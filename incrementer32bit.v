==> flow/design.v <==
`timescale 1ns / 1ps
module incrementer32bit(input clk, output reg [31:0] counter);
always @(posedge clk)
begin
	counter = counter + 1;
end
endmodule
From RTL to reports: incrementer32bit
What the tools print for incrementer32bit, step after step.
Lines are those of the file above, counted from 1.
Operators carry their Yosys type and port widths (W data, S select, Z words).
Cell names lack the library's common part.
{"block": "setup", "top_module": "incrementer32bit", "clock_port": "clk", "lib": "sky130hd", "corner": "tt_025C_1v80"}

Word level
Source: Yosys, flattened and elaborated, memories not mapped. Widths are those after wreduce; folded enables and synchronous resets count as part of the registers. Registers that Yosys merges into a memory's read port (data or address) are not register bits. Print and check cells do not count. Equal cells are merged and count once.
{"block": "op_classes", "add_sub_neg": 1}
{"block": "ops", "operator": "$add A32 B1 Y32 const B", "n": 1}
{"block": "word_totals", "out_inout_bits": 32, "regBits": 32, "elab_cells": 2, "input_bits": 1}

Longest topological paths
Yosys ltp: most cells in a row. Word level: on the elaborated netlist, between registers, memories and ports. Mapped: between sequential cells and ports; inverters and the memories' decode and read muxes count.
{"block": "logic_depth", "ltp_word": 1, "ABC_AREA": 1, "mapped_depth": 8, "mapped_depth_nobuf": 8}

After synthesis
Yosys stat after the flow's synthesis: flattened, memories mapped to cells. It holds for the ABC_AREA given above (unset counts as 0); a run with the other value may have another netlist.
{"block": "synth_totals", "area_um2": 1627.8, "ff_cells": 32, "buffers": 0, "cells": 221, "sequential_area_um2": 640.6}
{"block": "types", "cell_type": "dfxtp_1", "n": 32, "area_total_um2": 640.614}
{"block": "types", "cell_type": "nand2_1", "n": 88, "area_total_um2": 330.317}
{"block": "types", "cell_type": "nor2_1", "n": 29, "area_total_um2": 108.854}
{"block": "types", "cell_type": "xor2_1", "n": 8, "area_total_um2": 70.067}
{"block": "types", "cell_type": "inv_1", "n": 18, "area_total_um2": 67.565}
{"block": "types", "cell_type": "nor2_4", "n": 6, "area_total_um2": 67.565}
{"block": "types", "cell_type": "nand3b_1", "n": 8, "area_total_um2": 60.058}
{"block": "types", "cell_type": "nor2_8", "n": 3, "area_total_um2": 60.058}
{"block": "types", "cell_type": "xnor2_1", "n": 5, "area_total_um2": 43.792}
{"block": "types", "cell_type": "nand3_1", "n": 7, "area_total_um2": 35.034}
{"block": "types", "cell_type": "nand2_4", "n": 3, "area_total_um2": 33.782}
{"block": "types", "cell_type": "xor2_2", "n": 2, "area_total_um2": 32.531}
{"block": "types", "cell_type": "nor2_2", "n": 5, "area_total_um2": 31.28}
{"block": "types", "cell_type": "nand2_2", "n": 4, "area_total_um2": 25.024}
{"block": "types", "cell_type": "ha_1", "n": 1, "area_total_um2": 12.512}
{"block": "types", "cell_type": "o21ai_0", "n": 1, "area_total_um2": 5.005}
{"block": "types", "cell_type": "inv_2", "n": 1, "area_total_um2": 3.754}

Worst setup path after synthesis
Path of least setup slack by OpenSTA after synthesis, without wires, with an ideal clock, recovery checks aside; 20% of the period is set as input and as output delay. Where synthesis merged equal registers, the netlist keeps one of their names.
{"block": "synth_path", "kind": "flip-flop to flip-flop", "start": "register counter[1]", "end": "register counter[20]", "t_first_pin_ps": 0, "setup_ps": 112, "arrival_time_ps": 1226, "path_stages": 9, "required_time_ps": 2078, "period_ps": 2190, "setup_slack_ps": 852, "path_delay_ps": 1338, "path_buffers": 0, "synth_period_reached_ps": 1338}
"path_delay_ps" is the arrival time less input delay plus setup time.
"path_stages" counts driving pins, that of a launching flip-flop among them; a cell with two outputs on the path counts twice.
"synth_period_reached_ps" = period - worst setup slack (recovery checks aside). The figure is calculated, with input and output delays left at 20% of the set period.
The rows between start and end are the longest chain of elaborated cells between them; the timing report does not say that the signal goes this way. Where chains are equally long, one stands for them.
A line is the first line of the expression or statement that the cell stems from. Yosys adds cells for indexed reads and writes and turns some case tables into memories.
{"block": "synth_between", "path_cell_list": "dfxtp_1 > ha_1 > nand2_2 > nor2_8 > nand2_4 > nor2_8 > nand2_1 > nand2_1 > nand2_1", "elab_chain_cells": 1, "cone_cells": 1, "cone_lines": 1, "classes_between": "add/sub (1)"}
{"block": "synth_lines", "item": "start, declared", "line_no": 2, "rtl": "module incrementer32bit(input clk, output reg [31:0] counter);"}
{"block": "synth_lines", "item": "start, assigned", "line_no": 5, "rtl": "counter = counter + 1;"}
{"block": "synth_lines", "item": "$add A32 B1 Y32", "line_no": 5}
{"block": "synth_lines", "item": "end, assigned", "line_no": 5}
{"block": "synth_lines", "item": "end, declared", "line_no": 2}

Timing after layout
From the final timing report of flow run A: the path of least setup slack in the routed layout; clock arrival at registers is part of the times.
The report prints the path's times to 10 ps; the period is as set.
{"block": "layout_path", "kind": "flip-flop to flip-flop", "start": "register counter[0]", "end": "register counter[20]", "path_stages": 9, "setup_slack_ps": 710, "t_first_pin_ps": 280, "period_ps": 2150, "arrival_time_ps": 1620, "required_time_ps": 2320, "path_buffers": 0, "setup_ps": 120}
The rows between start and end are the longest chain of elaborated cells between them; the timing report does not say that the signal goes this way. Where chains are equally long, one stands for them.
{"block": "layout_between", "path_cell_list": "dfxtp_1 > ha_2 > nand2_2 > nor2_8 > nand2_4 > nor2_8 > nand2_1 > nand2_1 > nand2_1", "elab_chain_cells": 1, "cone_cells": 1, "cone_lines": 1, "classes_between": "add/sub (1)"}
{"block": "layout_lines", "item": "start, declared", "line_no": 2, "rtl": "module incrementer32bit(input clk, output reg [31:0] counter);"}
{"block": "layout_lines", "item": "start, assigned", "line_no": 5, "rtl": "counter = counter + 1;"}
{"block": "layout_lines", "item": "$add A32 B1 Y32", "line_no": 5}
{"block": "layout_lines", "item": "end, assigned", "line_no": 5}
{"block": "layout_lines", "item": "end, declared", "line_no": 2}

Data sheet: physical implementation of incrementer32bit

incrementer32bit through Yosys and OpenROAD on sky130hd: 2 stored runs, unordered, with their settings and measured results. The constraints put input and output delay at 20% of the set period each and load the outputs with 0.01 pF.
"achieved_period_ps" = clock period - worst setup slack. The figure is calculated, with input and output delays left at 20% of the set period.
"critical_path_time_ps" is the time allowed to the run's worst setup path (the clock period less input and output delay, where it has them) less its slack. Clock arrival times count: a late capture clock shortens it, a late launch clock lengthens it.
By "design_power_uw" is meant OpenSTA's value without simulated activity: inputs other than the clock are taken to toggle once in ten clock periods, and the tool carries that through the logic.
"critical_path_time_ps" is given in steps of 10 ps.

Flow run A
==> flow/run.sh <==
#!/bin/bash
# the make line also repeats the synthesis and layout settings of config.mk as NAME=value (left out here)
make -C /OpenROAD-flow-scripts/flow DESIGN_CONFIG=/design/flow/config.mk WORK_HOME=/design/flow/orfs CLKGATE_MAP_FILE= finish
==> flow/config.mk <==
export PLATFORM = sky130hd
export DESIGN_NAME = incrementer32bit
export DESIGN_NICKNAME = incrementer32bit
export VERILOG_FILES = /design/flow/design.v
export SDC_FILE = /design/flow/constraint.sdc
export NUM_CORES = 4
export LEC_CHECK = 0
export ABC_AREA = 1
export CAP_MARGIN = 20
export CELL_PAD_IN_SITES_DETAIL_PLACEMENT = 2
export CORE_MARGIN = 3
export CORE_UTILIZATION = 33
export CTS_CLUSTER_SIZE = 59
export GPL_ROUTABILITY_DRIVEN = 1
export MIN_ROUTING_LAYER = met1
export PLACE_DENSITY_LB_ADDON = 0.07
export SETUP_SLACK_MARGIN = 0.57
export SLEW_MARGIN = 20
==> flow/constraint.sdc <==
create_clock -name core_clock -period 2.15 [get_ports {clk}]
set_input_delay 0.4300 -clock core_clock [delete_from_list [all_inputs] [get_ports {clk}]]
set_output_delay 0.4300 -clock core_clock [all_outputs]
set_load 0.01 [all_outputs]

==> results of flow run A, as JSON <==
{
  "synthArea_um2": 1627.8,
  "die_footprint_um2": 5811.8,
  "post_route_stdcell_area_um2": 2114.5,
  "post_route_util_pct": 46.3,
  "setup_ws_ps": 705,
  "total_negative_slack_ps": 0,
  "hold_worst_slack_ps": 465,
  "design_power_uw": 1092,
  "achieved_period_ps": 1445,
  "critical_path_time_ps": 1440,
  "path_kind": "flip-flop to flip-flop"
}

Flow run B
==> flow/run.sh <==
#!/bin/bash
# the make line also repeats the synthesis and layout settings of config.mk as NAME=value (left out here)
make -C /OpenROAD-flow-scripts/flow DESIGN_CONFIG=/design/flow/config.mk WORK_HOME=/design/flow/orfs CLKGATE_MAP_FILE= finish
==> flow/config.mk <==
export PLATFORM = sky130hd
export DESIGN_NAME = incrementer32bit
export DESIGN_NICKNAME = incrementer32bit
export VERILOG_FILES = /design/flow/design.v
export SDC_FILE = /design/flow/constraint.sdc
export NUM_CORES = 4
export LEC_CHECK = 0
export ABC_AREA = 0
export CAP_MARGIN = 10
export CORE_MARGIN = 10
export CORE_UTILIZATION = 37
export PLACE_DENSITY_LB_ADDON = 0.19
export SLEW_MARGIN = 10
==> flow/constraint.sdc <==
create_clock -name core_clock -period 1.08 [get_ports {clk}]
set_input_delay 0.2160 -clock core_clock [delete_from_list [all_inputs] [get_ports {clk}]]
set_output_delay 0.2160 -clock core_clock [all_outputs]
set_load 0.01 [all_outputs]

==> results of flow run B, as JSON <==
{
  "synthArea_um2": 1318.8,
  "die_footprint_um2": 6352.1,
  "post_route_stdcell_area_um2": 2612.5,
  "post_route_util_pct": 77.1,
  "setup_ws_ps": -453,
  "total_negative_slack_ps": -8638,
  "hold_worst_slack_ps": 450,
  "design_power_uw": 1884,
  "achieved_period_ps": 1533,
  "critical_path_time_ps": 1530,
  "path_kind": "flip-flop to flip-flop"
}
