==> flow/design.v <==
`timescale 1ns / 1ps
module mux32bit2to1(input clk, 
						input select, 
						input [31:0] first, 
						input [31:0] second, 
						output reg [31:0] out);
always @(posedge clk)
begin
	out = select ? first : second;
end
endmodule 
# Tool chain data of mux32bit2to1
# The steps from the RTL of mux32bit2to1 to its reports follow in flow order.
# Line numbers count from 1 in the design file above.
# Library cell names are shortened.
# A cell with -- has no value.
# inputs
top_module,mux32bit2to1
clock,clk
library,sky130hd
lib_corner,tt_025C_1v80

# Word level
# Counts by Yosys on the flattened word-level netlist (proc, flatten, opt, wreduce; memories kept). Register bits leave out memories and registers merged into their read ports (data or address); mux counts leave out enables and synchronous resets folded into registers. Print and check cells are left out. Cells with the same type and inputs are merged into one.
# classes
n_mux,1
# ops
cell,n
2-to-1 mux 32 bit,1
# bits
inputBits,66
regBits,32
output_inout_bits,32
word_cells,2

# Longest topological paths
# Longest topological path by Yosys (ltp), each cell counted once; first at word level (registers and memories cut), then after technology mapping (sequential cells cut; the memories' decode and read muxes count).
# logic_depth
depth_word,1
ABC_AREA,1
mapped_depth,5
mapped_depth_nobuf,3

# Synthesis result
# Source: synth_stat.txt of the flow (Yosys; design flattened, memories mapped). It holds for the ABC_AREA given above (unset counts as 0); a run with the other value may have another netlist.
# Totals and module areas in this step are rounded.
# synth_totals
cells,136
ffs,32
yosys_area_mm2,0.001132
sequential_area_mm2,0.0006406
buffers,7
# by_type
cell_type,n,type_area_um2
dfxtp_1,32,640.614
nand2_1,86,322.81
nand2_2,10,62.56
clkbuf_8,3,41.29
buf_6,3,33.782
buf_12,1,20.019
inv_8,1,11.261

# Path before layout
# Source: OpenSTA report_checks on the synthesized netlist (no wires, ideal clock, input and output delay 20% of the period each), path of least setup slack; recovery checks are left aside. Register names are those of the netlist, which keeps one name where synthesis merged equal registers.
# synth_path
kind,input -> register
startpoint,input select
endpoint,register out[0]
path_buffers,2
setup_slack_ns,0.267
tclk_ns,0.927
path_stages,5
arrival_time_ns,0.548
path_delay_ns,0.475
input_delay_ns,0.185
t_required_ns,0.815
setup_time_ns,0.112
t_first_pin_ns,0.185
period_less_setup_slack_ns,0.66
# "path_delay_ns" = arrival - input delay + setup time.
# "path_stages": output pins that drive a net of the path, with the launching flip-flop's if there is one; two outputs of one cell count as two.
# "period_less_setup_slack_ns" = period - worst setup slack (recovery checks aside). The figure is calculated, with input and output delays left at 20% of the set period.
# Between the ends stands the longest chain of elaborated cells between them, by number of cells; it is not shown to be the way that was timed. Of several equally long chains one is given.
# Each line given opens the expression or statement behind the cell; cells for indexed reads and writes are added by Yosys, which also makes memories of some case tables.
# synth_via
cell_sequence,buf_6 inv_8 buf_12 nand2_2 nand2_1
elab_chain_cells,1
cells_between,1
cone_lines,1
cone_classes,1 x mux
# synth_rtl
item,line_no,source
from (decl),3,"input select,"
2-to-1 mux 32 bit,9,out = select ? first : second;
to (assign),9,
to (decl),6,output reg [31:0] out);

# Path in the finished layout
# From the final timing report of stored run 1: the path of least setup slack in the routed layout; clock arrival at registers is part of the times.
# layout_path
kind,register -> output
startpoint,register out[1]
endpoint,output out[1]
t_first_pin_ns,0.28
setup_slack_ns,-0.20
t_required_ns,0.54
output_delay_ns,0.13
arrival_time_ns,0.73
path_buffers,1
tclk_ns,0.671
path_stages,2
# layout_via
cell_sequence,dfxtp_2 buf_6
elab_chain_cells,0
cells_between,0
cone_lines,0
# layout_rtl
item,line_no,source
from (decl),6,output reg [31:0] out);
from (assign),9,out = select ? first : second;
to (decl),6,

# Measured results for mux32bit2to1: 2 stored runs of the Yosys and OpenROAD flow on sky130hd. The settings differ; the order carries no meaning. The constraints put input and output delay at 20% of the set period each and load the outputs with 0.01 pF.
# "achieved_clock_period_ns": clock period set for the run, less the worst setup slack. It is reckoned from that one timing run; input and output delays stay at 20% of the period that was set.
# "critical_path_time_ns" means the part of the period allowed to the worst setup path (the constraints hold back 20% at inputs and 20% at outputs) less its slack; where the path has registers, the arrival times of their clocks count too.
# The measured numbers are rounded.
# Among the settings, n/a means not set for that run.
run name,period_ns,CORE_UTILIZATION,SETUP_SLACK_MARGIN,HOLD_SLACK_MARGIN,CORE_ASPECT_RATIO,CELL_PAD_IN_SITES_DETAIL_PLACEMENT,ABC_AREA,GPL_TIMING_DRIVEN,GPL_ROUTABILITY_DRIVEN,CAP_MARGIN,MAX_ROUTING_LAYER,CORE_MARGIN,SLEW_MARGIN,final_die_area_mm2,setupTns_ns,synth_chip_area_mm2,achieved_clock_period_ns,critical_path_time_ns,worst_path_kind,final_stdcell_area_mm2,final_setup_ws_ns,worst_hold_slack_ns
stored run 1,0.671,26,0.08,-0.08,0.78,2,1,0,1,5,met4,2,20,0.004903,-5.758,0.001132,0.867,0.73,register -> output,0.002253,-0.196,0.086
stored run 2,0.847,40,n/a,n/a,n/a,n/a,n/a,n/a,n/a,20,n/a,2,20,0.003413,-1.995,0.001185,0.924,0.75,register -> output,0.002133,-0.077,0.336
